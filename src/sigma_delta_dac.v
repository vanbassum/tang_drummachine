==> flow/design.v <==
module sigma_delta_dac #(
    parameter N = 10    
)(
    input  wire          clk,
    input  wire [N-1:0]  din,    
    output reg           dout    
);
    reg [N:0] acc = { (N+1){1'b0} };  
    always @(posedge clk) begin
        {dout, acc} <= acc + din;
    end
endmodule
* From RTL to reports: sigma_delta_dac
Tool output for the design above, in the order of the flow. Lines are those of the file above, counted from 1. Operators: Yosys type, input widths -> output width; for muxes data width and select width s. Cell names lack the library's common part. The mark n/a stands for no value.
Inputs: top module sigma_delta_dac, clock input clk, library sky130hd, corner tt_025C_1v80

* Word-level counts
Counts by Yosys on the flattened word-level netlist (proc, flatten, opt, wreduce; memories kept). Register bits leave out memories and registers merged into their read ports (data or address); mux counts leave out enables and synchronous resets folded into registers. Print and check cells are left out. Cells with the same type and inputs are merged into one.
Storage and ports: register bits 12, input port bits 11, output and inout port bits 1, cells after elaboration 3
Operators by class: $add $sub $neg 1
Operator list (count):
- $add 11x10->12 | 1

* Longest topological paths
Depth = most cells in a row (Yosys ltp): at word level without a register or memory, in the mapped netlist without a sequential cell, where the memories' decode and read muxes count.
Logic depth: depth after elaboration 1, ABC_AREA 0, mapped depth 7, gate-level depth less buffers 7

* Synthesis result
The flow's flattened synthesis, as Yosys stat reports it; memories are mapped. The netlist is that of the ABC_AREA named above (0 if unset); the other value can give another one.
Mapped netlist: standard cells after synthesis 62, mapped area 645.6 um^2, sequential part of the area 240.2 um^2, mapped flip-flops 12, buffer cells 0
Cells by type:
- dfxtp_1 | count 12, total area 240.23 um^2
- ha_1 | count 10, total area 125.12 um^2
- xnor2_1 | count 6, total area 52.55 um^2
- a21oi_1 | count 8, total area 40.038 um^2
- xor2_1 | count 3, total area 26.275 um^2
- a21o_1 | count 3, total area 22.522 um^2
- fa_1 | count 1, total area 20.019 um^2
- a221oi_2 | count 1, total area 15.014 um^2
- nor2b_1 | count 2, total area 12.512 um^2
- nor2_1 | count 3, total area 11.261 um^2
- nand3_1 | count 2, total area 10.01 um^2
- a22o_1 | count 1, total area 8.758 um^2
- o311ai_1 | count 1, total area 8.758 um^2
- and3_2 | count 1, total area 7.507 um^2
- o21a_1 | count 1, total area 7.507 um^2
- o21bai_1 | count 1, total area 7.507 um^2
- a31oi_1 | count 1, total area 6.256 um^2
- and2_1 | count 1, total area 6.256 um^2
Other cell types: 4; their cells: 4.

* Path before layout
OpenSTA on the mapped netlist: ideal clock, no wires. The path of least setup slack (recovery checks aside). Input and output delay are each 20% of the period. Register names are those of the netlist, which keeps one name where synthesis merged equal registers.
Path after synthesis: kind input to register, start point input din[0], end point register acc[10], clock period 4010 ps, input delay 802 ps, setup time 72 ps, time at the first pin 802 ps, arrival time 2289 ps, data required time 3938 ps, setup slack 1649 ps, path delay 1559 ps, driving pins on the path 7, buffers on the path 0, synthesis period reached 2361 ps
"path delay" = arrival - input delay + setup time. "driving pins on the path" counts driving pins, that of a launching flip-flop among them; a cell with two outputs on the path counts twice. "synthesis period reached" = period - worst setup slack (recovery checks aside). The figure is calculated, with input and output delays left at 20% of the set period. The rows between start and end are the longest chain of elaborated cells between them; the timing report does not say that the signal goes this way. Where chains are equally long, one stands for them. Each line given opens the expression or statement behind the cell; cells for indexed reads and writes are added by Yosys, which also makes memories of some case tables.
Between the ends, after synthesis: cell sequence ha_1 -> fa_1 -> a21o_1 -> a221oi_2 -> o21ai_1 -> a21oi_1 -> xnor2_1, cells in the longest elaborated chain 1, elaborated cells on any way between the ends 1, RTL lines with such cells 1, classes of those cells 1 x add/sub
Ends and longest elaborated chain, after synthesis:
- start: declaration | RTL line 5 | input  wire [N-1:0]  din,
- $add 11x10->12 | RTL line 10 | {dout, acc} <= acc + din;
- end: declaration | RTL line 8 | reg [N:0] acc = { (N+1){1'b0} };

* Worst path after layout
Path of least setup slack in the final report of flow run A (OpenROAD, finished layout, wires in). Where an end is a register, its clock arrival counts in the times. The path's times are printed in steps of 10 ps; the period is the one set.
Path after layout: kind input to register, start point input din[0], end point register acc[10], clock period 3640 ps, input delay 730 ps, setup time 70 ps, time at the first pin 730 ps, arrival time 2730 ps, data required time 3810 ps, setup slack 1080 ps, driving pins on the path 8, buffers on the path 1
The rows between start and end are the longest chain of elaborated cells between them; the timing report does not say that the signal goes this way. Where chains are equally long, one stands for them.
Between the ends, after layout: cell sequence clkdlybuf4s50_1 -> ha_1 -> fa_1 -> a21o_1 -> a221oi_2 -> o21ai_1 -> a21oi_1 -> xnor2_1, cells in the longest elaborated chain 1, elaborated cells on any way between the ends 1, RTL lines with such cells 1, classes of those cells 1 x add/sub
Ends and longest elaborated chain, after layout:
- start: declaration | RTL line 5 | input  wire [N-1:0]  din,
- $add 11x10->12 | RTL line 10 | {dout, acc} <= acc + din;
- end: declaration | RTL line 8 | reg [N:0] acc = { (N+1){1'b0} };

FLOW RESULTS
============

Settings and measured results of 2 stored flow runs for module sigma_delta_dac (sky130hd), not sorted in any way. The constraints put input and output delay at 20% of the set period each and load the outputs with 0.01 pF.
"clock period reached" means the clock period less the worst setup slack. The figure is calculated, with input and output delays left at 20% of the set period.
"time on the worst setup path": the worst setup path's part of the clock period (all of it between registers, 20% less for each end at a port) less its slack. A launch clock that arrives late makes it longer, a capture clock that arrives late makes it shorter.
"total power after layout": no workload was simulated; the value follows from the tool's default switching activity.
"time on the worst setup path" is given in steps of 10 ps.

[flow run A] flow files
==> flow/run.sh <==
#!/bin/bash
# the make line also repeats the synthesis and layout settings of config.mk as NAME=value (left out here)
make -C /OpenROAD-flow-scripts/flow DESIGN_CONFIG=/design/flow/config.mk WORK_HOME=/design/flow/orfs CLKGATE_MAP_FILE= finish
==> flow/config.mk <==
export PLATFORM = sky130hd
export DESIGN_NAME = sigma_delta_dac
export DESIGN_NICKNAME = sigma_delta_dac
export VERILOG_FILES = /design/flow/design.v
export SDC_FILE = /design/flow/constraint.sdc
export NUM_CORES = 4
export LEC_CHECK = 0
export ABC_AREA = 0
export CAP_MARGIN = 20
export CORE_ASPECT_RATIO = 0.58
export CORE_MARGIN = 2
export CORE_UTILIZATION = 28
export CTS_CLUSTER_DIAMETER = 330
export PLACE_DENSITY_LB_ADDON = 0.28
export SETUP_SLACK_MARGIN = 0.93
export SLEW_MARGIN = 20
export TNS_END_PERCENT = 70
==> flow/constraint.sdc <==
create_clock -name core_clock -period 3.64 [get_ports {clk}]
set_input_delay 0.7280 -clock core_clock [delete_from_list [all_inputs] [get_ports {clk}]]
set_output_delay 0.7280 -clock core_clock [all_outputs]
set_load 0.01 [all_outputs]

[flow run A] result: worst hold slack in the final report 442 ps; worst slack on setup checks 1077 ps; setup total negative slack 0 ps; total power after layout 0.7578 mW; clock period reached 2563 ps; die size 2720.2 um^2; time on the worst setup path 1830 ps; worst path kind input to register; synthesis area 645.6 um^2; final utilization 37.7%; standard-cell area of the final layout 834.5 um^2

[flow run B] flow files
==> flow/run.sh <==
#!/bin/bash
# the make line also repeats the synthesis and layout settings of config.mk as NAME=value (left out here)
make -C /OpenROAD-flow-scripts/flow DESIGN_CONFIG=/design/flow/config.mk WORK_HOME=/design/flow/orfs CLKGATE_MAP_FILE= finish
==> flow/config.mk <==
export PLATFORM = sky130hd
export DESIGN_NAME = sigma_delta_dac
export DESIGN_NICKNAME = sigma_delta_dac
export VERILOG_FILES = /design/flow/design.v
export SDC_FILE = /design/flow/constraint.sdc
export NUM_CORES = 4
export LEC_CHECK = 0
export CAP_MARGIN = 15
export CORE_ASPECT_RATIO = 0.66
export CORE_MARGIN = 2
export CORE_UTILIZATION = 58
export CTS_CLUSTER_DIAMETER = 312
export CTS_CLUSTER_SIZE = 71
export GPL_ROUTABILITY_DRIVEN = 1
export MIN_ROUTING_LAYER = met2
export PLACE_DENSITY_LB_ADDON = 0.11
export SETUP_SLACK_MARGIN = -0.06
export SLEW_MARGIN = 15
==> flow/constraint.sdc <==
create_clock -name core_clock -period 1.98 [get_ports {clk}]
set_input_delay 0.3960 -clock core_clock [delete_from_list [all_inputs] [get_ports {clk}]]
set_output_delay 0.3960 -clock core_clock [all_outputs]
set_load 0.01 [all_outputs]

[flow run B] result: no final report: floorplanning broke off with PDN-0185
