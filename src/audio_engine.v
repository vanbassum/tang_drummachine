==> flow/design.v <==
module EnvelopeGenerator #(
    parameter DECAY_STEP = 16'd32,    
    parameter DECAY_RATE = 8'd4       
)(
    input  wire audio_tick,
    input  wire trigger,
    input  wire reset,
    output reg [9:0] gain
);
    reg [7:0] decay_div = 0;
    reg       trigger_d = 0;
    wire trig_rise = trigger & ~trigger_d;
    always @(posedge audio_tick or posedge reset) begin
        if (reset) begin
            gain      <= 0;
            decay_div <= 0;
            trigger_d <= 0;
        end else begin
            trigger_d <= trigger;
            if (trig_rise) begin
                gain      <= 10'd1023;
                decay_div <= 0;
            end else if (gain != 0) begin
                if (decay_div == DECAY_RATE) begin
                    decay_div <= 0;
                    if (gain > DECAY_STEP[9:0])
                        gain <= gain - DECAY_STEP[9:0];
                    else
                        gain <= 0;
                end else begin
                    decay_div <= decay_div + 1;
                end
            end
        end
    end
endmodule
module HiHat
(
    input  wire audio_tick,
    input  wire trigger,
    input  wire reset,
    output reg [9:0] out
);
    wire [9:0] noise;
    NoiseGenerator NG (
        .audio_tick(audio_tick),
        .reset(reset),
        .noise_out(noise)
    );
    reg [9:0] prev_noise = 0;
    wire signed [10:0] diff = {1'b0, noise} - {1'b0, prev_noise};
    wire [9:0] hp = diff[10] ? 10'd0 : diff[9:0];
    always @(posedge audio_tick)
        prev_noise <= noise;
    wire [9:0] gain;
    EnvelopeGenerator #(
        .DECAY_STEP(1),
        .DECAY_RATE(2)
    ) ENV (
        .audio_tick(audio_tick),
        .trigger(trigger),
        .reset(reset),
        .gain(gain)
    );
    reg [19:0] mult_result = 0;
    always @(posedge audio_tick or posedge reset) begin
        if (reset) begin
            mult_result <= 0;
            out <= 0;
        end else begin
            mult_result <= hp * gain;
            out <= mult_result[19:10];
        end
    end
endmodule
module KickDrum
(
    input  wire        audio_tick,
    input  wire        trigger,
    input  wire        reset,
    output reg [9:0]   out
);
    reg [15:0] phase = 0;
    wire [7:0] sine_addr = phase[15:8];
    wire [9:0] sine_val;
    sine_rom SINE_TABLE (
        .addr(sine_addr),
        .data(sine_val)
    );
    localparam [15:0] PITCH_BASE   = 16'd682;
    localparam [15:0] PITCH_ATTACK = 16'd1400;
    reg [15:0] pitch_env = 0;
    reg [5:0]  pitch_div = 0;
    reg [9:0] decay_gain = 0;
    reg [4:0] decay_div = 0;
    reg trigger_d = 0;
    wire trig_rise = trigger & ~trigger_d;
    reg [19:0] mult_result = 0;
    always @(posedge audio_tick or posedge reset) begin
        if (reset) begin
            phase       <= 0;
            pitch_env   <= 0;
            pitch_div   <= 0;
            decay_gain  <= 0;
            decay_div   <= 0;
            trigger_d   <= 0;
            mult_result <= 0;
            out         <= 0;
        end else begin
            trigger_d <= trigger;
            if (trig_rise) begin
                pitch_env  <= PITCH_ATTACK;
                pitch_div  <= 0;
                decay_gain <= 10'd1023;
                decay_div  <= 0;
                phase <= 16'd20000;
            end else begin
                if (pitch_env != 0) begin
                    if (pitch_div == 6'd4) begin
                        pitch_div <= 0;
                        pitch_env <= (pitch_env > 16'd40) ? pitch_env - 16'd40 : 0;
                    end else begin
                        pitch_div <= pitch_div + 1;
                    end
                end
                if (decay_gain != 0) begin
                    if (decay_div == 5'd23) begin
                        decay_div  <= 0;
                        decay_gain <= decay_gain - 10'd1;
                    end else begin
                        decay_div <= decay_div + 1;
                    end
                end
            end
            phase <= phase + (PITCH_BASE + pitch_env);
            mult_result <= sine_val * decay_gain;
            out <= mult_result[19:10];
        end
    end
endmodule
module NoiseGenerator #(
    parameter LFSR_WIDTH = 16
)(
    input  wire audio_tick,
    input  wire reset,
    output wire [9:0] noise_out
);
    reg [LFSR_WIDTH-1:0] lfsr = {LFSR_WIDTH{1'b1}};
    always @(posedge audio_tick or posedge reset) begin
        if (reset) begin
            lfsr <= {LFSR_WIDTH{1'b1}};
        end else begin
            lfsr <= {
                lfsr[LFSR_WIDTH-2:0],
                lfsr[LFSR_WIDTH-1] ^
                lfsr[LFSR_WIDTH-3] ^
                lfsr[LFSR_WIDTH-4] ^
                lfsr[LFSR_WIDTH-6]
            };
        end
    end
    assign noise_out = lfsr[LFSR_WIDTH-1 -: 10];
endmodule
module OpenHiHat
(
    input  wire audio_tick,
    input  wire trigger,
    input  wire choke,
    input  wire reset,
    output reg [9:0] out
);
    wire [9:0] noise;
    NoiseGenerator #(16) NG (
        .audio_tick(audio_tick),
        .reset(reset),
        .noise_out(noise)
    );
    reg [9:0] prev_noise = 0;
    always @(posedge audio_tick)
        prev_noise <= noise;
    wire signed [10:0] hp = {1'b0, noise} - {1'b0, prev_noise};
    wire signed [10:0] bp = hp - (hp >>> 3);
    wire [9:0] hat_noise = bp[10] ? 10'd0 : bp[9:0];
    wire [9:0] gain;
    EnvelopeGenerator #(
        .DECAY_STEP(1),
        .DECAY_RATE(6)
    ) ENV (
        .audio_tick(audio_tick),
        .trigger(trigger),
        .reset(reset),
        .gain(gain)
    );
    reg [9:0] gain_choked = 0;
    always @(posedge audio_tick or posedge reset) begin
        if (reset)
            gain_choked <= 0;
        else if (choke)
            gain_choked <= 0;
        else
            gain_choked <= gain;
    end
    reg [19:0] mult_result = 0;
    always @(posedge audio_tick or posedge reset) begin
        if (reset) begin
            mult_result <= 0;
            out <= 0;
        end else begin
            mult_result <= hat_noise * gain_choked;
            out <= mult_result[19:10];
        end
    end
endmodule
module StepSequencer #(
    parameter [7:0] SEQUENCE = 8'b10101010
)(
    input  wire audio_tick,      
    input  wire advance,         
    input  wire reset,
    output reg  trigger          
);
    reg [2:0] step = 0;
    always @(posedge audio_tick or posedge reset) begin
        if (reset) begin
            step <= 3'd0;
            trigger <= 1'b0;
        end else begin
            if (advance) begin
                if (step == 3'd7)
                    step <= 3'd0;
                else
                    step <= step + 3'd1;
                trigger <= SEQUENCE[step];
            end else begin
                trigger <= 0;
            end
        end
    end
endmodule
module AudioEngine
(
    input  wire        clk_150,          
    input  wire        audio_tick,       
    input  wire        reset,
    output wire [9:0]  audio_sample,
    output wire [5:0]  led
);
    reg [12:0] div = 0;
    reg        step_tick = 0;
    always @(posedge audio_tick or posedge reset) begin
        if (reset) begin
            div <= 0;
            step_tick <= 0;
        end else begin
            if (div == 6000) begin
                div <= 0;
                step_tick <= 1;
            end else begin
                div <= div + 1;
                step_tick <= 0;
            end
        end
    end
    wire trig_kick;
    wire trig_ch;
    wire trig_oh;
    assign led[0] = trig_kick;
    assign led[1] = trig_ch;
    assign led[2] = trig_oh;
    assign led[5:3] = 3'b000;
    StepSequencer #(
        .SEQUENCE(8'b10001000)
    ) seqKick (
        .audio_tick(audio_tick),
        .advance(step_tick),
        .reset(reset),
        .trigger(trig_kick)
    );
    StepSequencer #(
        .SEQUENCE(8'b11111111)
    ) seqCH (
        .audio_tick(audio_tick),
        .advance(step_tick),
        .reset(reset),
        .trigger(trig_ch)
    );
    StepSequencer #(
        .SEQUENCE(8'b00100100)
    ) seqOH (
        .audio_tick(audio_tick),
        .advance(step_tick),
        .reset(reset),
        .trigger(trig_oh)
    );
    wire [9:0] kick_out;
    wire [9:0] ch_out;
    wire [9:0] oh_out;
    KickDrum kd (
        .audio_tick(audio_tick),
        .trigger(trig_kick),
        .reset(reset),
        .out(kick_out)
    );
    HiHat chh (
        .audio_tick(audio_tick),
        .trigger(trig_ch),
        .reset(reset),
        .out(ch_out)
    );
    OpenHiHat ohh (
        .audio_tick(audio_tick),
        .trigger(trig_oh),
        .reset(reset),
        .out(oh_out)
    );
    wire [11:0] mix_sum = kick_out + ch_out + oh_out;
    assign audio_sample = mix_sum[11:2];   
endmodule
module sine_rom(
    input  wire [7:0] addr,
    output reg  [9:0] data
);
    always @* begin
        case (addr)
            8'd0: data = 10'd512;
            8'd1: data = 10'd525;
            8'd2: data = 10'd537;
            8'd3: data = 10'd550;
            8'd4: data = 10'd562;
            8'd5: data = 10'd575;
            8'd6: data = 10'd587;
            8'd7: data = 10'd599;
            8'd8: data = 10'd612;
            8'd9: data = 10'd624;
            8'd10: data = 10'd636;
            8'd11: data = 10'd648;
            8'd12: data = 10'd660;
            8'd13: data = 10'd672;
            8'd14: data = 10'd684;
            8'd15: data = 10'd696;
            8'd16: data = 10'd708;
            8'd17: data = 10'd719;
            8'd18: data = 10'd730;
            8'd19: data = 10'd742;
            8'd20: data = 10'd753;
            8'd21: data = 10'd764;
            8'd22: data = 10'd775;
            8'd23: data = 10'd785;
            8'd24: data = 10'd796;
            8'd25: data = 10'd806;
            8'd26: data = 10'd816;
            8'd27: data = 10'd826;
            8'd28: data = 10'd836;
            8'd29: data = 10'd846;
            8'd30: data = 10'd855;
            8'd31: data = 10'd864;
            8'd32: data = 10'd873;
            8'd33: data = 10'd882;
            8'd34: data = 10'd891;
            8'd35: data = 10'd899;
            8'd36: data = 10'd907;
            8'd37: data = 10'd915;
            8'd38: data = 10'd922;
            8'd39: data = 10'd930;
            8'd40: data = 10'd937;
            8'd41: data = 10'd944;
            8'd42: data = 10'd950;
            8'd43: data = 10'd957;
            8'd44: data = 10'd963;
            8'd45: data = 10'd968;
            8'd46: data = 10'd974;
            8'd47: data = 10'd979;
            8'd48: data = 10'd984;
            8'd49: data = 10'd989;
            8'd50: data = 10'd993;
            8'd51: data = 10'd997;
            8'd52: data = 10'd1001;
            8'd53: data = 10'd1004;
            8'd54: data = 10'd1008;
            8'd55: data = 10'd1011;
            8'd56: data = 10'd1013;
            8'd57: data = 10'd1015;
            8'd58: data = 10'd1017;
            8'd59: data = 10'd1019;
            8'd60: data = 10'd1021;
            8'd61: data = 10'd1022;
            8'd62: data = 10'd1022;
            8'd63: data = 10'd1023;
            8'd64: data = 10'd1023;
            8'd65: data = 10'd1023;
            8'd66: data = 10'd1022;
            8'd67: data = 10'd1022;
            8'd68: data = 10'd1021;
            8'd69: data = 10'd1019;
            8'd70: data = 10'd1017;
            8'd71: data = 10'd1015;
            8'd72: data = 10'd1013;
            8'd73: data = 10'd1011;
            8'd74: data = 10'd1008;
            8'd75: data = 10'd1004;
            8'd76: data = 10'd1001;
            8'd77: data = 10'd997;
            8'd78: data = 10'd993;
            8'd79: data = 10'd989;
            8'd80: data = 10'd984;
            8'd81: data = 10'd979;
            8'd82: data = 10'd974;
            8'd83: data = 10'd968;
            8'd84: data = 10'd963;
            8'd85: data = 10'd957;
            8'd86: data = 10'd950;
            8'd87: data = 10'd944;
            8'd88: data = 10'd937;
            8'd89: data = 10'd930;
            8'd90: data = 10'd922;
            8'd91: data = 10'd915;
            8'd92: data = 10'd907;
            8'd93: data = 10'd899;
            8'd94: data = 10'd891;
            8'd95: data = 10'd882;
            8'd96: data = 10'd873;
            8'd97: data = 10'd864;
            8'd98: data = 10'd855;
            8'd99: data = 10'd846;
            8'd100: data = 10'd836;
            8'd101: data = 10'd826;
            8'd102: data = 10'd816;
            8'd103: data = 10'd806;
            8'd104: data = 10'd796;
            8'd105: data = 10'd785;
            8'd106: data = 10'd775;
            8'd107: data = 10'd764;
            8'd108: data = 10'd753;
            8'd109: data = 10'd742;
            8'd110: data = 10'd730;
            8'd111: data = 10'd719;
            8'd112: data = 10'd708;
            8'd113: data = 10'd696;
            8'd114: data = 10'd684;
            8'd115: data = 10'd672;
            8'd116: data = 10'd660;
            8'd117: data = 10'd648;
            8'd118: data = 10'd636;
            8'd119: data = 10'd624;
            8'd120: data = 10'd612;
            8'd121: data = 10'd599;
            8'd122: data = 10'd587;
            8'd123: data = 10'd575;
            8'd124: data = 10'd562;
            8'd125: data = 10'd550;
            8'd126: data = 10'd537;
            8'd127: data = 10'd525;
            8'd128: data = 10'd512;
            8'd129: data = 10'd499;
            8'd130: data = 10'd487;
            8'd131: data = 10'd474;
            8'd132: data = 10'd462;
            8'd133: data = 10'd449;
            8'd134: data = 10'd437;
            8'd135: data = 10'd425;
            8'd136: data = 10'd412;
            8'd137: data = 10'd400;
            8'd138: data = 10'd388;
            8'd139: data = 10'd376;
            8'd140: data = 10'd364;
            8'd141: data = 10'd352;
            8'd142: data = 10'd340;
            8'd143: data = 10'd328;
            8'd144: data = 10'd316;
            8'd145: data = 10'd305;
            8'd146: data = 10'd294;
            8'd147: data = 10'd282;
            8'd148: data = 10'd271;
            8'd149: data = 10'd260;
            8'd150: data = 10'd249;
            8'd151: data = 10'd239;
            8'd152: data = 10'd228;
            8'd153: data = 10'd218;
            8'd154: data = 10'd208;
            8'd155: data = 10'd198;
            8'd156: data = 10'd188;
            8'd157: data = 10'd178;
            8'd158: data = 10'd169;
            8'd159: data = 10'd160;
            8'd160: data = 10'd151;
            8'd161: data = 10'd142;
            8'd162: data = 10'd133;
            8'd163: data = 10'd125;
            8'd164: data = 10'd117;
            8'd165: data = 10'd109;
            8'd166: data = 10'd102;
            8'd167: data = 10'd94;
            8'd168: data = 10'd87;
            8'd169: data = 10'd80;
            8'd170: data = 10'd74;
            8'd171: data = 10'd67;
            8'd172: data = 10'd61;
            8'd173: data = 10'd56;
            8'd174: data = 10'd50;
            8'd175: data = 10'd45;
            8'd176: data = 10'd40;
            8'd177: data = 10'd35;
            8'd178: data = 10'd31;
            8'd179: data = 10'd27;
            8'd180: data = 10'd23;
            8'd181: data = 10'd20;
            8'd182: data = 10'd16;
            8'd183: data = 10'd13;
            8'd184: data = 10'd11;
            8'd185: data = 10'd9;
            8'd186: data = 10'd7;
            8'd187: data = 10'd5;
            8'd188: data = 10'd3;
            8'd189: data = 10'd2;
            8'd190: data = 10'd2;
            8'd191: data = 10'd1;
            8'd192: data = 10'd1;
            8'd193: data = 10'd1;
            8'd194: data = 10'd2;
            8'd195: data = 10'd2;
            8'd196: data = 10'd3;
            8'd197: data = 10'd5;
            8'd198: data = 10'd7;
            8'd199: data = 10'd9;
            8'd200: data = 10'd11;
            8'd201: data = 10'd13;
            8'd202: data = 10'd16;
            8'd203: data = 10'd20;
            8'd204: data = 10'd23;
            8'd205: data = 10'd27;
            8'd206: data = 10'd31;
            8'd207: data = 10'd35;
            8'd208: data = 10'd40;
            8'd209: data = 10'd45;
            8'd210: data = 10'd50;
            8'd211: data = 10'd56;
            8'd212: data = 10'd61;
            8'd213: data = 10'd67;
            8'd214: data = 10'd74;
            8'd215: data = 10'd80;
            8'd216: data = 10'd87;
            8'd217: data = 10'd94;
            8'd218: data = 10'd102;
            8'd219: data = 10'd109;
            8'd220: data = 10'd117;
            8'd221: data = 10'd125;
            8'd222: data = 10'd133;
            8'd223: data = 10'd142;
            8'd224: data = 10'd151;
            8'd225: data = 10'd160;
            8'd226: data = 10'd169;
            8'd227: data = 10'd178;
            8'd228: data = 10'd188;
            8'd229: data = 10'd198;
            8'd230: data = 10'd208;
            8'd231: data = 10'd218;
            8'd232: data = 10'd228;
            8'd233: data = 10'd239;
            8'd234: data = 10'd249;
            8'd235: data = 10'd260;
            8'd236: data = 10'd271;
            8'd237: data = 10'd282;
            8'd238: data = 10'd294;
            8'd239: data = 10'd305;
            8'd240: data = 10'd316;
            8'd241: data = 10'd328;
            8'd242: data = 10'd340;
            8'd243: data = 10'd352;
            8'd244: data = 10'd364;
            8'd245: data = 10'd376;
            8'd246: data = 10'd388;
            8'd247: data = 10'd400;
            8'd248: data = 10'd412;
            8'd249: data = 10'd425;
            8'd250: data = 10'd437;
            8'd251: data = 10'd449;
            8'd252: data = 10'd462;
            8'd253: data = 10'd474;
            8'd254: data = 10'd487;
            8'd255: data = 10'd499;
            default: data = 10'd512;
        endcase
    end
endmodule
### Tool chain data of AudioEngine

Tool output for the design above, in the order of the flow.
Lines are those of the file above, counted from 1.
Operators: Yosys type, input widths -> output width; for muxes data width and select width s.
Cell names lack the library's common part.
Not given: --

| set-up | value |
|---|---|
| design top | AudioEngine |
| clock | audio_tick |
| standard-cell library | sky130hd |
| timing corner | tt_025C_1v80 |

### After elaboration

Source: Yosys, flattened and elaborated, memories not mapped. Widths are those after wreduce. Registers that Yosys merges into a memory's read port (data or address) are not register bits. Print and check cells do not count. Equal cells are merged and count once.
Yosys's memory passes give these memory sizes; they may raise the number of words (mostly to a power of two), join words into wider ones and drop unused or constant bits.

| cells by class | value |
|---|---|
| add/sub/neg operators | 19 |
| reductions and logical operators | 16 |
| $lt $le $gt $ge | 3 |
| shifts and indexed selects | 3 |
| multipliers | 3 |
| mux-type cells | 38 |
| eq/ne operators | 8 |
| bitwise gates (word level) | 12 |

Operator list:

| operator | count |
|---|---|
| $mul 10x10->20 | 3 |
| $mux 10 | 14 |
| $mux 16 | 4 |
| $mux 8 | 6 |
| $sub 10x1->10 const B | 3 |
| $reduce_bool 10->1 | 3 |
| $shiftx 8x3->1 const A | 3 |
| $sub 10x10->11 | 2 |
| $gt 10x1->1 const B | 2 |
| $mux 6 | 3 |
| $add 10x16->16 const A | 1 |
| $add 16x16->16 | 1 |
| $sub 16x6->16 const B | 1 |
| $gt 16x6->1 const B | 1 |
| $reduce_bool 16->1 | 1 |
| $reduce_bool 2->1 | 8 |
| $add 8x1->8 const B | 2 |
| $mux 5 | 3 |
| $add 13x1->13 const B | 1 |
| $eq 13x13->1 const B | 1 |
| $mux 13 | 1 |
| $add 11x10->12 | 1 |
| $add 10x10->11 | 1 |
| $sub 11x8->11 | 1 |
| $add 3x1->3 const B | 3 |
| $eq 3x3->1 const B | 3 |
| $mux 3 | 3 |
| $reduce_and 2->1 | 4 |

Not listed: further kinds 10, cells in them 22.

| storage and ports | value |
|---|---|
| output and inout bits | 16 |
| word-level cells | 134 |
| register bits | 270 |
| memories | 1 |
| memory bits (read-only) | 2560 |
| input port bits | 3 |

Memories:

| memory | depth | width | rd ports | write ports | line | source |
|---|---|---|---|---|---|---|
| (no name shown) | 256 | 10 | 1 | 0 | 324 | `case (addr)` |

### Longest topological paths

Longest topological path by Yosys (ltp), each cell counted once; first at word level (registers and memories cut), then after technology mapping (sequential cells cut; the memories' decode and read muxes count).

| logic depth | value |
|---|---|
| depth after elaboration | 5 |
| ABC_AREA | 0 |
| depth in mapped cells | 42 |
| mapped depth without buffers | 42 |

### Netlist

Yosys stat after the flow's synthesis: flattened, memories mapped to cells. It holds for the ABC_AREA given above (unset counts as 0); a run with the other value may have another netlist.
Totals and module areas in this step are rounded.

| mapped netlist | value |
|---|---|
| buffer cells | 99 |
| mapped flip-flops | 233 |
| mapped cells | 2431 |
| chip area (Yosys) | 22300 µm² |
| area of sequential cells | 5770 µm² |

Cells by type:

| cell type | count | total area (µm²) |
|---|---|---|
| dfrtp_1 | 181 | 4.53E+03 |
| fa_1 | 197 | 3.94E+03 |
| ha_1 | 258 | 3.23E+03 |
| inv_1 | 276 | 1.04E+03 |
| nand2_1 | 251 | 942.154 |
| dfstp_2 | 32 | 840.806 |
| o21ai_0 | 141 | 705.677 |
| a21oi_1 | 128 | 640.614 |
| xnor2_1 | 70 | 613.088 |
| and2_1 | 97 | 606.832 |
| nor2_1 | 159 | 596.822 |
| dfxtp_1 | 20 | 400.384 |
| nor2b_1 | 47 | 294.032 |
| nor3_1 | 58 | 290.278 |
| xor2_1 | 31 | 271.51 |
| clkbuf_1 | 63 | 236.477 |
| a21o_1 | 31 | 232.723 |
| nand3_1 | 40 | 200.192 |

Not listed: further types 75, cells in them 351.
The figures by module come from a second, unflattened synthesis with its own total; it is not the netlist above.

| unflattened totals | value |
|---|---|
| cells (unflattened synthesis) | 2563 |
| area (unflattened synthesis) | 24000 µm² |

Each row is one instance without its submodules.

Modules:

| module | cells | area (µm²) | seq. area (µm²) | instances |
|---|---|---|---|---|
| KickDrum | 694 | 6610 | 1750 | 1 |
| OpenHiHat | 522 | 5130 | 951 | 1 |
| HiHat | 435 | 4340 | 701 | 1 |
| sine_rom | 442 | 2770 | 0.0 | 1 |
| AudioEngine | 125 | 1240 | 350 | 1 |
| EnvelopeGenerator | 124 | 1210 | 475 | 1 |
| EnvelopeGenerator | 124 | 1180 | 475 | 1 |
| NoiseGenerator (LFSR_WIDTH=16) | 30 | 526 | 420 | 1 |
| NoiseGenerator | 30 | 526 | 420 | 1 |
| StepSequencer (SEQUENCE=36) | 18 | 211 | 100 | 1 |
| StepSequencer (SEQUENCE=136) | 17 | 196 | 100 | 1 |
| StepSequencer (SEQUENCE=255) | 2 | 28.8 | 25.0 | 1 |

### Path before layout

Path of least setup slack by OpenSTA after synthesis, without wires, with an ideal clock, recovery checks aside; 20% of the period is set as input and as output delay. Where synthesis merged equal registers, the netlist keeps one of their names.

| timing post-synthesis | value |
|---|---|
| path kind | register -> register |
| from | register ohh.NG.lfsr[6] |
| to | register ohh.mult_result[19] |
| arrival time | 8.814 ns |
| time at the first pin | 0.000 ns |
| setup time | 0.080 ns |
| stages on the path | 42 |
| path delay | 8.894 ns |
| buffers on the path | 0 |
| required time | 12.520 ns |
| setup slack | 3.706 ns |
| period | 12.6 ns |
| synthesis period reached | 8.894 ns |

"path delay" is the arrival time less input delay plus setup time.
"stages on the path" counts driving pins, that of a launching flip-flop among them; a cell with two outputs on the path counts twice.
"synthesis period reached" is the clock period less the worst setup slack; recovery checks do not enter. This is arithmetic on one report: input and output delays are still those of the set period (20% each).
The rows between start and end are the longest chain of elaborated cells between them; the timing report does not say that the signal goes this way. Where chains are equally long, one stands for them.
A line is the first line of the expression or statement that the cell stems from. Yosys adds cells for indexed reads and writes and turns some case tables into memories.

| between the ends, post-synthesis | value |
|---|---|
| path through | dfstp_2 inv_1 ha_1 inv_1 fa_1 nand2_1 nand2_1 a21oi_1 o21bai_1 a21oi_1 o21bai_1 a21oi_1 xnor2_1 inv_1 ha_1 nor2b_1 a311o_1 a31o_2 (+6 left out) inv_1 fa_1 inv_1 fa_1 inv_1 fa_1 inv_1 ha_1 nand3_1 or4_1 a21oi_2 o41ai_4 a311oi_2 a311o_2 a31o_4 a21oi_4 o21bai_2 xnor2_1 |
| cells in the longest elaborated chain | 4 |
| elaborated cells on any way between the ends | 4 |
| RTL lines with such cells | 4 |
| those cells by class | add/sub (2); mul (1); mux (1) |

Ends and longest elaborated chain, post-synthesis:

| item | line | source |
|---|---|---|
| start: declaration | 148 | `reg [LFSR_WIDTH-1:0] lfsr = {LFSR_WIDTH{1'b1}};` |
| start: assignment | 151 | `lfsr <= {LFSR_WIDTH{1'b1}};` |
| start: assignment | 153 | `lfsr <= {` |
| $sub 10x10->11 | 181 | `wire signed [10:0] hp = {1'b0, noise} - {1'b0, prev_noise};` |
| $sub 11x8->11 | 182 | `wire signed [10:0] bp = hp - (hp >>> 3);` |
| $mux 10 | 183 | `wire [9:0] hat_noise = bp[10] ? 10'd0 : bp[9:0];` |
| $mul 10x10->20 | 209 | `mult_result <= hat_noise * gain_choked;` |
| end: assignment | 206 | `mult_result <= 0;` |
| end: assignment | 209 |  |
| end: declaration | 203 | `reg [19:0] mult_result = 0;` |

### Path in the finished layout

From the final timing report of record 1: the path of least setup slack in the routed layout; clock arrival at registers is part of the times.

| timing after layout | value |
|---|---|
| path kind | register -> register |
| from | register ohh.NG.lfsr[6] |
| to | register ohh.mult_result[19] |
| period | 7.65 ns |
| time at the first pin | 0.55 ns |
| buffers on the path | 4 |
| arrival time | 8.85 ns |
| stages on the path | 40 |
| setup time | 0.08 ns |
| required time | 8.14 ns |
| setup slack | -0.71 ns |

The rows between start and end are the longest chain of elaborated cells between them; the timing report does not say that the signal goes this way. Where chains are equally long, one stands for them.

| between the ends, after layout | value |
|---|---|
| path through | dfstp_2 inv_2 ha_4 inv_4 fa_2 nand2_1 nand2_1 a21oi_2 o21bai_1 a21oi_2 buf_4 buf_4 xnor2_2 ha_1 nor2b_1 a311o_1 a31o_2 a21o_1 (+4 left out) nand2_2 fa_1 fa_1 inv_1 fa_1 fa_1 fa_1 ha_4 nand3_4 or4_4 a21oi_4 o41ai_4 a311oi_2 a311o_2 a31o_4 a21oi_4 o21bai_2 xnor2_1 |
| cells in the longest elaborated chain | 4 |
| elaborated cells on any way between the ends | 4 |
| RTL lines with such cells | 4 |
| those cells by class | add/sub (2); mul (1); mux (1) |

Ends and longest elaborated chain, after layout:

| item | line | source |
|---|---|---|
| start: declaration | 148 | `reg [LFSR_WIDTH-1:0] lfsr = {LFSR_WIDTH{1'b1}};` |
| start: assignment | 151 | `lfsr <= {LFSR_WIDTH{1'b1}};` |
| start: assignment | 153 | `lfsr <= {` |
| $sub 10x10->11 | 181 | `wire signed [10:0] hp = {1'b0, noise} - {1'b0, prev_noise};` |
| $sub 11x8->11 | 182 | `wire signed [10:0] bp = hp - (hp >>> 3);` |
| $mux 10 | 183 | `wire [9:0] hat_noise = bp[10] ? 10'd0 : bp[9:0];` |
| $mul 10x10->20 | 209 | `mult_result <= hat_noise * gain_choked;` |
| end: assignment | 206 | `mult_result <= 0;` |
| end: assignment | 209 |  |
| end: declaration | 203 | `reg [19:0] mult_result = 0;` |

FLOW RESULTS
============

Measured data: module AudioEngine, platform sky130hd, 2 stored runs of the flow under differing settings, order arbitrary. Input and output delays are each 20% of the period that was set; the output load is 0.01 pF.
"achieved period": clock period set for the run, less the worst setup slack. It is reckoned from that one timing run; input and output delays stay at 20% of the period that was set.
"time used up by the worst setup path" means the part of the period allowed to the worst setup path (the constraints hold back 20% at inputs and 20% at outputs) less its slack; where the path has registers, the arrival times of their clocks count too.
"total design power" is the tool's figure for a default switching activity; nothing was simulated.
The measured numbers are rounded.
A setting shown as -- is not set for that run.

| item | record 1 | record 2 |
|---|---|---|
| period_ns | 7.65 | 19.5 |
| CORE_UTILIZATION | 50 | 52 |
| SETUP_SLACK_MARGIN | 1.39 | -- |
| PLACE_DENSITY_LB_ADDON | 0.07 | -- |
| CELL_PAD_IN_SITES_DETAIL_PLACEMENT | 0 | -- |
| GPL_ROUTABILITY_DRIVEN | 1 | -- |
| CTS_CLUSTER_SIZE | 23 | 94 |
| CTS_CLUSTER_DIAMETER | 47 | -- |
| SLEW_MARGIN | 40 | 20 |
| MAX_ROUTING_LAYER | met5 | -- |
| CAP_MARGIN | 20 | 5 |
| CORE_MARGIN | 2 | 4 |
| PLACE_DENSITY | -- | 0.86 |
| HOLD_SLACK_MARGIN | -- | 0.11 |
| die size (µm²) | 46200 | 46200 |
| sum of negative setup slack (ns) | -3.99 | 0.000 |
| utilization of the finished layout (%) | 60.1 | 56.1 |
| achieved period (ns) | 8.363 | 9.873 |
| standard-cell area after layout (µm²) | 26500 | 23700 |
| worst-case hold slack (ns) | 0.347 | 0.349 |
| total design power (W) | 0.00581 | 0.00185 |
| setup slack of the worst path (ns) | -0.713 | 9.63 |
| post-synthesis cell area (µm²) | 22300 | 22300 |
| time used up by the worst setup path (ns) | 8.36 | 9.87 |
| worst path kind | register -> register | register -> register |
